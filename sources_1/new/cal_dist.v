==> flow/design.v <==
`timescale 1ns / 1ps
module cal_dist(input CLOCK, input [6:0] set_x1, set_y1, set_x2, set_y2, output reg [13:0] distance);
    wire [6:0] x, y;
    wire [13:0] dist;
    reg [13:0] root, square;
    reg [13:0]approx = 1;
    reg [31:0] COUNT = 0;
        assign x = (set_x1 > set_x2) ? set_x1 - set_x2 : set_x2 - set_x1;
        assign y = (set_y1 > set_y2) ? set_y1 - set_y2 : set_y2 - set_y1;
        assign dist = x*x + y*y;
    always @(posedge CLOCK) begin
        if (!(set_x1 && set_y1 && set_x2 && set_y2)) begin 
        square <= approx * approx;
        if (square < dist) approx <= approx + 1;
        else distance <= approx;
        end
    end
endmodule
; ---- From RTL to reports: cal_dist
; What the tools print for cal_dist, step after step.
; Line numbers count from 1 in the design file above.
; Operators carry their Yosys type and port widths (W data, S select, Z words).
; Cell names lack the library's common part.
; Not given: --
[setup]
design = cal_dist
clock_port = CLOCK
cell_library = sky130hd
corner = tt_025C_1v80

; ---- Word-level counts
; Yosys after proc, flatten, opt, wreduce and memory -nomap, before mapping. Enables and synchronous resets that opt folds into registers are not counted as muxes. Memory bits, and registers merged into a memory's read port (data or address), are not among the register bits. Print and check cells are not counted. Equal cells are merged and count once.
[op_classes]
add_sub_neg = 6
n_mul = 3
div_mod_pow = 0
cmp = 3
equal = 0
shifts = 0
n_mux = 2
bitwise = 2
reduce_logical = 5
[ops]
columns = cell, count
row1 = $mul A14 B14 Y14, 1
row2 = $mul A7 B7 Y14, 2
row3 = $sub A7 B7 Y7, 4
row4 = $logic_and A1 B7 Y1, 2
row5 = $add A14 B1 Y14 const B, 1
row6 = $add A14 B14 Y14, 1
row7 = $lt A14 B14 Y1, 1
row8 = $gt A7 B7 Y1, 2
row9 = $mux W7, 2
row10 = $logic_and A7 B7 Y1, 1
row11 = $reduce_and A2 Y1, 2
row12 = $not A1 Y1, 2
[bits]
register_bits = 42
latchBits = 0
mem_bits_rw = 0
rom_bits = 0
clocked_rd_ports_x_width = 0
mem_count = 0
output_inout_bits = 14
word_cells = 24

; ---- Depth
; Longest topological path by Yosys (ltp), each cell counted once; first at word level (registers and memories cut), then after technology mapping (sequential cells cut; the memories' decode and read muxes count).
[depth]
word_depth = 7
ABC_AREA = 0
depth_mapped = 39

; ---- Mapped cells and area
; Yosys stat after the flow's synthesis: flattened, memories mapped to cells. It holds for the ABC_AREA given above (unset counts as 0); a run with the other value may have another netlist.
; Totals and module areas in this step are rounded.
[synth_totals]
cell_count = 775
mapped_area_um2 = 7590
seq_area_um2 = 1230
ffs = 41
buf_cells = 11
[by_type]
columns = type, count
row1 = fa_1, 100
row2 = ha_1, 123
row3 = edfxtp_1, 41
row4 = inv_1, 182
row5 = xnor2_1, 38
row6 = and2_1, 29
row7 = nor2_1, 41
row8 = a21oi_1, 29
row9 = nand2_1, 33
row10 = xor2_1, 13
row11 = mux2i_1, 11
row12 = a21o_1, 13
row13 = o21bai_1, 10
row14 = nand2b_1, 11
row15 = nand4_1, 9
row16 = nand3_1, 11
row17 = nor2b_1, 8
row18 = xnor2_2, 3
; Not listed: further types 32, cells in them 70.

; ---- Timing after synthesis
; Path of least setup slack by OpenSTA after synthesis, without wires, with an ideal clock, recovery checks aside; 20% of the period is set as input and as output delay. Where synthesis merged equal registers, the netlist keeps one of their names.
[synth_timing]
kind = input to register
startpoint = in set_x1[4]
endpoint = reg approx[0]
tclk_ps = 15500
input_delay_ps = 3100
setup_time_ps = 426
launch_ps = 3100
t_arrival_ps = 12241
t_required_ps = 15074
slack_ps = 2832
delay_ps = 9567
stages = 31
n_path_buf = 1
period_less_setup_slack_ps = 12668
; "delay_ps" = arrival - input delay + setup time.
; "stages": output pins that drive a net of the path, with the launching flip-flop's if there is one; two outputs of one cell count as two.
; "period_less_setup_slack_ps" is the clock period less the worst setup slack; recovery checks do not enter. This is arithmetic on one report: input and output delays are still those of the set period (20% each).
; The rows between start and end are the longest chain of elaborated cells between them; the timing report does not say that the signal goes this way. Where chains are equally long, one stands for them.
; Each line given opens the expression or statement behind the cell; cells for indexed reads and writes are added by Yosys, which also makes memories of some case tables.
[synth_via]
path_cell_list = inv_1 ha_1 and2_1 a221oi_2 o31a_1 buf_6 mux2i_1 xor2_1 nand2b_1 fa_1 fa_1 fa_1 inv_1 fa_1 inv_1 fa_1 fa_1 inv_1 ha_1 nor2b_1 o21ai_1 a21oi_1 o21ai_1 a21oi_1 o21a_1 o21ai_1 mux2_1 a2111oi_0 ha_1 a2111o_1 o41ai_1
elab_chain_cells = 6
cone_cells = 12
cone_lines = 4
cone_classes = add/sub (3); mul (1); compare (2); mux (1); logic (1); reduce/logical (4)
[synth_lines]
columns = item, line_no
row1 = from (decl), 2  ; module cal_dist(input CLOCK, input [6:0] set_x1, set_y1, set_x2, set_y2, output reg [13:0] distance);
row2 = $gt A7 B7 Y1, 8  ; assign x = (set_x1 > set_x2) ? set_x1 - set_x2 : set_x2 - set_x1;
row3 = $mux W7, 8
row4 = $mul A7 B7 Y14, 10  ; assign dist = x*x + y*y;
row5 = $add A14 B14 Y14, 10
row6 = $lt A14 B14 Y1, 14  ; if (square < dist) approx <= approx + 1;
row7 = $reduce_and A2 Y1, --
row8 = to (assign), 14
row9 = to (decl), 6  ; reg [13:0]approx = 1;

; ---- Timing after layout
; From the final timing report of run A: the path of least setup slack in the routed layout; clock arrival at registers is part of the times.
; The path's times are printed in steps of 10 ps; the period is the one set.
[layout_timing]
kind = input to register
startpoint = in set_x1[1]
endpoint = reg approx[12]
tclk_ps = 19800
input_delay_ps = 3960
setup_time_ps = 280
launch_ps = 3960
t_arrival_ps = 13970
t_required_ps = 19790
slack_ps = 5820
stages = 35
n_path_buf = 4
; The rows between start and end are the longest chain of elaborated cells between them; the timing report does not say that the signal goes this way. Where chains are equally long, one stands for them.
[layout_via]
path_cell_list = clkdlybuf4s50_1 inv_1 ha_1 nand3b_1 nand2_1 a221oi_2 o31a_1 buf_6 mux2i_1 xor2_1 nand2b_1 fa_1 fa_1 fa_1 inv_1 fa_1 inv_1 fa_1 fa_1 inv_1 ha_1 nor2b_1 o21ai_1 a21oi_1 o21ai_1 a21oi_1 o21a_1 o21ai_1 mux2_1 a2111oi_0 ha_1 a2111o_1 o41ai_2 buf_2 buf_4
elab_chain_cells = 6
cone_cells = 12
cone_lines = 4
cone_classes = add/sub (3); mul (1); compare (2); mux (1); logic (1); reduce/logical (4)
[layout_lines]
columns = item, line_no
row1 = from (decl), 2  ; module cal_dist(input CLOCK, input [6:0] set_x1, set_y1, set_x2, set_y2, output reg [13:0] distance);
row2 = $gt A7 B7 Y1, 8  ; assign x = (set_x1 > set_x2) ? set_x1 - set_x2 : set_x2 - set_x1;
row3 = $mux W7, 8
row4 = $mul A7 B7 Y14, 10  ; assign dist = x*x + y*y;
row5 = $add A14 B14 Y14, 10
row6 = $lt A14 B14 Y1, 14  ; if (square < dist) approx <= approx + 1;
row7 = $reduce_and A2 Y1, --
row8 = to (assign), 14
row9 = to (decl), 6  ; reg [13:0]approx = 1;

; Record of 2 stored runs of the RTL-to-layout flow on cal_dist, platform sky130hd. The runs are unordered. Constraints: input delay and output delay 20% of the set period each, output load 0.01 pF.
; "clock_period_reached_ps" = clock period - worst setup slack. The figure is calculated, with input and output delays left at 20% of the set period.
; "worst_path_ps" is the time allowed to the run's worst setup path (the clock period less input and output delay, where it has them) less its slack. Clock arrival times count: a late capture clock shortens it, a late launch clock lengthens it.
; "worst_path_ps" is known to 10 ps.
; The results are shown rounded.

[run A: settings]
period_ns = 19.8
CORE_UTILIZATION = 49
SETUP_SLACK_MARGIN = 1.95
PLACE_DENSITY_LB_ADDON = 0.09
CORE_MARGIN = 3
GPL_TIMING_DRIVEN = 0
GPL_ROUTABILITY_DRIVEN = 0
SLEW_MARGIN = 15
MIN_ROUTING_LAYER = met1
MAX_ROUTING_LAYER = met4
CAP_MARGIN = 20
[run A: results]
post_synth_area_um2 = 7590
die_footprint_um2 = 17000
util_frac = 0.567
worstSetupSlack_ps = 5820
tns_ps = 0
clock_period_reached_ps = 13976
worst_path_ps = 10020
worst_setup_path_type = input to register

[run B: settings]
period_ns = 12.9
CAP_MARGIN = 20
CORE_MARGIN = 2
CORE_UTILIZATION = 40
SLEW_MARGIN = 20
[run B: results]
post_synth_area_um2 = 7590
die_footprint_um2 = 20100
util_frac = 0.456
worstSetupSlack_ps = 761
tns_ps = 0
clock_period_reached_ps = 12139
worst_path_ps = 9560
worst_setup_path_type = input to register
